==> flow/design.v <==
module maprom (clk, chipsel, addr, data);
	input clk;
	input [1:0] chipsel;
	input [3:0] addr;
	output reg [7:0] data;
	wire [7:0] data_in [2:0];
	maprom1 rom1 (clk, 1'b1, addr, data_in[0]);
	maprom2 rom2 (clk, 1'b1, addr, data_in[1]);
	maprom3 rom3 (clk, 1'b1, addr, data_in[2]);
	always @ (posedge clk)
	begin
		data <= data_in[chipsel];
	end
endmodule
module maprom1(clk, en, addr, data);
	input clk;
	input en;
	input [3:0] addr;
	output reg [7:0] data;
	always @(posedge clk)
	begin
		if(en)
		begin
			case(addr)
				4'b0000: data <= 8'b11111111;
				4'b0001: data <= 8'b10000001;
				4'b0010: data <= 8'b11101111;
				4'b0011: data <= 8'b01100100;
				4'b0100: data <= 8'b11110111;
				4'b0101: data <= 8'b00010001;
				4'b0110: data <= 8'b11110111;
				4'b0111: data <= 8'b10001100;
				4'b1000: data <= 8'b00001000;
				4'b1001: data <= 8'b00111100;
				default: data <= 8'b00000000;
			endcase
		end
	end
endmodule
module maprom2(clk, en, addr, data);
	input clk;
	input en;
	input [3:0] addr;
	output reg [7:0] data;
	always @(posedge clk)
	begin
		if(en)
		begin
			case(addr)
				4'b0000: data <= 8'b00001111;
				4'b0001: data <= 8'b11111100;
				4'b0010: data <= 8'b00100111;
				4'b0011: data <= 8'b11101010;
				4'b0100: data <= 8'b10001110;
				4'b0101: data <= 8'b10010010;
				4'b0110: data <= 8'b10110110;
				4'b0111: data <= 8'b11100100;
				4'b1000: data <= 8'b00011000;
				4'b1001: data <= 8'b00111101;
				default: data <= 0;
			endcase
		end
	end
endmodule
module maprom3(clk, en, addr, data);
	input clk;
	input en;
	input [3:0] addr;
	output reg [7:0] data;
	always @(posedge clk)
	begin
		if(en)
		begin
			case(addr)
				4'b0000: data <= 8'b00111111;
				4'b0001: data <= 8'b01100001;
				4'b0010: data <= 8'b01001101;
				4'b0011: data <= 8'b11100101;
				4'b0100: data <= 8'b10110111;
				4'b0101: data <= 8'b00010001;
				4'b0110: data <= 8'b11110111;
				4'b0111: data <= 8'b10001100;
				4'b1000: data <= 8'b00111000;
				4'b1001: data <= 8'b00000111;
			endcase
		end
	end
endmodule
# Reports on maprom

What the tools print for maprom, step after step.
Line numbers count from 1 in the design file above.
Operators carry their Yosys type and port widths (W data, S select, Z words).
Library cell names are shortened.
A cell with n/a has no value.

Top: maprom
Clock port: clk
Cell library: sky130hd
Library corner: tt_025C_1v80

# Elaborated design

Counts by Yosys on the flattened word-level netlist (proc, flatten, opt, wreduce). Print and check cells are left out.
Memory sizes are those after Yosys's memory passes, which may raise the word count (mostly to a power of two), join words into wider ones and drop unused or constant bits.

Eq/ne operators: 11
Multiplexer cells: 2
Reduce/logical cells: 3

Operators with widths:

| kind                 | number |
| $pmux W8 S10         | 1 |
| $pmux W8 S3          | 1 |
| $eq A4 B3 Y1 const B | 4 |
| $reduce_bool A10 Y1  | 1 |
| $eq A4 B2 Y1 const B | 2 |
| $eq A4 B4 Y1 const B | 2 |
| $eq A4 B1 Y1 const B | 1 |
| $logic_not A4 Y1     | 1 |
| $eq A2 B1 Y1 const B | 1 |
| $eq A2 B2 Y1 const B | 1 |
| $logic_not A2 Y1     | 1 |

Flip-flop bits (word level): 16
Word width x clocked read ports: 16
Word-level cells: 20
Input port bits: 7
Bits in read-only memories: 256
Memory cells: 2

Memory list:

| memory           | depth | width | rd ports | wr ports | RTL line | text |
| (name not given) | 16    | 8     | 1        | 0        | 24       | `case(addr)` |
| (name not given) | 16    | 8     | 1        | 0        | 49       | `case(addr)` |

# Logic depth

Depth = most cells in a row (Yosys ltp): at word level without a register or memory, in the mapped netlist without a sequential cell, where the memories' decode and read muxes count.

Depth after elaboration: 2
ABC_AREA: 0
Depth in mapped cells: 6
Gate-level depth less buffers: 5

# Mapped cells and area

Yosys stat after the flow's synthesis: flattened, memories mapped to cells. It holds for the ABC_AREA given above (unset counts as 0); a run with the other value may have another netlist.
Totals and module areas in this step are rounded.

Cell types:

| cell      | number | total area (µm²) |
| dfxtp_1   | 24     | 480.461 |
| edfxtp_1  | 8      | 240.23 |
| ha_1      | 9      | 112.608 |
| o21ai_0   | 15     | 75.072 |
| a22oi_1   | 8      | 60.058 |
| nor2_1    | 11     | 41.29 |
| nand2_1   | 10     | 37.536 |
| a21oi_1   | 7      | 35.034 |
| buf_2     | 6      | 30.029 |
| inv_1     | 7      | 26.275 |
| nor3_1    | 5      | 25.024 |
| o22ai_1   | 4      | 25.024 |
| a211oi_1  | 3      | 22.522 |
| o31ai_1   | 3      | 22.522 |
| nor4_4    | 1      | 21.27 |
| nand2b_1  | 3      | 18.768 |
| a2bb2oi_1 | 2      | 17.517 |
| o32ai_2   | 1      | 16.266 |

Other cell types: 14; their cells: 17.

Cells in the netlist: 144
Mapped flip-flops: 32
Cell area after synthesis: 1,440 µm²

The figures by module come from a second, unflattened synthesis with its own total; it is not the netlist above.

Cells (unflattened synthesis): 144
Area (unflattened synthesis): 1,620 µm²

Each row is one instance without its submodules.

By module:

| module  | instances | area (µm²) | cells |
| maprom2 | 1         | 460        | 42 |
| maprom3 | 1         | 429        | 35 |
| maprom1 | 1         | 375        | 27 |
| maprom  | 1         | 357        | 40 |

# Path before layout

Source: OpenSTA report_checks on the synthesized netlist (no wires, ideal clock, input and output delay 20% of the period each), path of least setup slack; recovery checks are left aside. Register names are those of the netlist, which keeps one name where synthesis merged equal registers.

Kind: input to register
Start: input port addr[1]
End: register rom3.data[0]
Library setup time: 0.387 ns
Launch time at the first pin: 0.500 ns
Slack: 0.372 ns
Path delay: 1.629 ns
Driving pins on the path: 4
Clock period: 2.5 ns
Arrival: 1.742 ns
Path buffers: 0
Synthesis period reached: 2.128 ns

"path delay" = arrival - input delay + setup time.
"driving pins on the path": output pins that drive a net of the path, with the launching flip-flop's if there is one; two outputs of one cell count as two.
"synthesis period reached" is the clock period less the worst setup slack; recovery checks do not enter. This is arithmetic on one report: input and output delays are still those of the set period (20% each).
The rows between start and end are the longest chain of elaborated cells between them; the timing report does not say that the signal goes this way. Where chains are equally long, one stands for them.
Each line given opens the expression or statement behind the cell; cells for indexed reads and writes are added by Yosys, which also makes memories of some case tables.
A register here has more assigning lines than the two given.
Only ways into the end's enable, where the timed path ends, are counted here.

Path through: inv_1 > ha_1 > and2b_4 > o31ai_1
Cells in the longest elaborated chain: 2
Elaborated cells on any way between the ends: 11
Those cells by class: 9 x eq/ne; 2 x reduce/logical

Ends and longest elaborated chain, post-synthesis:

| item                | RTL line | text |
| from (decl)         | 4        | `input [3:0] addr;` |
| $logic_not A4 Y1    | 74       | `case(addr)` |
| $reduce_bool A10 Y1 | n/a      |  |
| to (assign)         | 75       | `4'b0000: data <= 8'b00111111;` |
| to (assign)         | 76       | `4'b0001: data <= 8'b01100001;` |
| to (decl)           | 69       | `output reg [7:0] data;` |

# Worst path after layout

Path of least setup slack in the final report of stored run 1 (OpenROAD, finished layout, wires in). Where an end is a register, its clock arrival counts in the times.

Kind: input to register
Start: input port addr[3]
End: register rom3.data[2]
Arrival: 1.75 ns
Path buffers: 2
Launch time at the first pin: 0.35 ns
Library setup time: 0.25 ns
Clock period: 1.76 ns
Slack: 0.08 ns
Driving pins on the path: 5

The rows between start and end are the longest chain of elaborated cells between them; the timing report does not say that the signal goes this way. Where chains are equally long, one stands for them.
A register here has more assigning lines than the two given.
Ways into the end's enable are left out, as the timed path ends at the data pin.

Path through: clkdlybuf4s50_1 > buf_4 > nand2b_1 > o22ai_1 > o221ai_2
Cells in the longest elaborated chain: 2
Elaborated cells on any way between the ends: 11
Those cells by class: 9 x eq/ne; 1 x mux; 1 x reduce/logical

Ends and longest elaborated chain, post-layout:

| item         | RTL line | text |
| from (decl)  | 4        | `input [3:0] addr;` |
| $eq A4 B4 Y1 | 74       | `case(addr)` |
| $pmux W8 S10 | 74       |  |
| to (assign)  | 75       | `4'b0000: data <= 8'b00111111;` |
| to (assign)  | 76       | `4'b0001: data <= 8'b01100001;` |
| to (decl)    | 69       | `output reg [7:0] data;` |

maprom through Yosys and OpenROAD on sky130hd: 2 stored runs, unordered, with their settings and measured results. The constraints put input and output delay at 20% of the set period each and load the outputs with 0.01 pF.
"time of the worst setup path" means the part of the period allowed to the worst setup path (the constraints hold back 20% at inputs and 20% at outputs) less its slack; where the path has registers, the arrival times of their clocks count too.
"power consumption" rests on the timing tool's default activity at the inputs, not on a simulated workload.
Results are given in rounded form.
Among the settings, . means not set for that run.

| setting or result                 | stored run 1      | stored run 2      |
| period_ns                         | 1.76              | 2.57              |
| CORE_UTILIZATION                  | 48                | 40                |
| SETUP_SLACK_MARGIN                | -0.13             | .                 |
| CTS_CLUSTER_SIZE                  | 17                | .                 |
| CTS_CLUSTER_DIAMETER              | 117               | .                 |
| CAP_MARGIN                        | 0                 | 20                |
| CORE_MARGIN                       | 2                 | 2                 |
| SLEW_MARGIN                       | 20                | 20                |
| synthesis area (µm²)              | 1,440             | 1,440             |
| overall die area (µm²)            | 3,460             | 4,100             |
| utilization (%)                   | 65.6              | 52.0              |
| lowest setup slack (ns)           | 0.075             | 0.376             |
| summed negative setup slack (ns)  | 0.000             | 0.000             |
| power consumption (mW)            | 1.70              | 1.07              |
| time of the worst setup path (ns) | 1.33              | 1.68              |
| worst path kind                   | input to register | input to register |
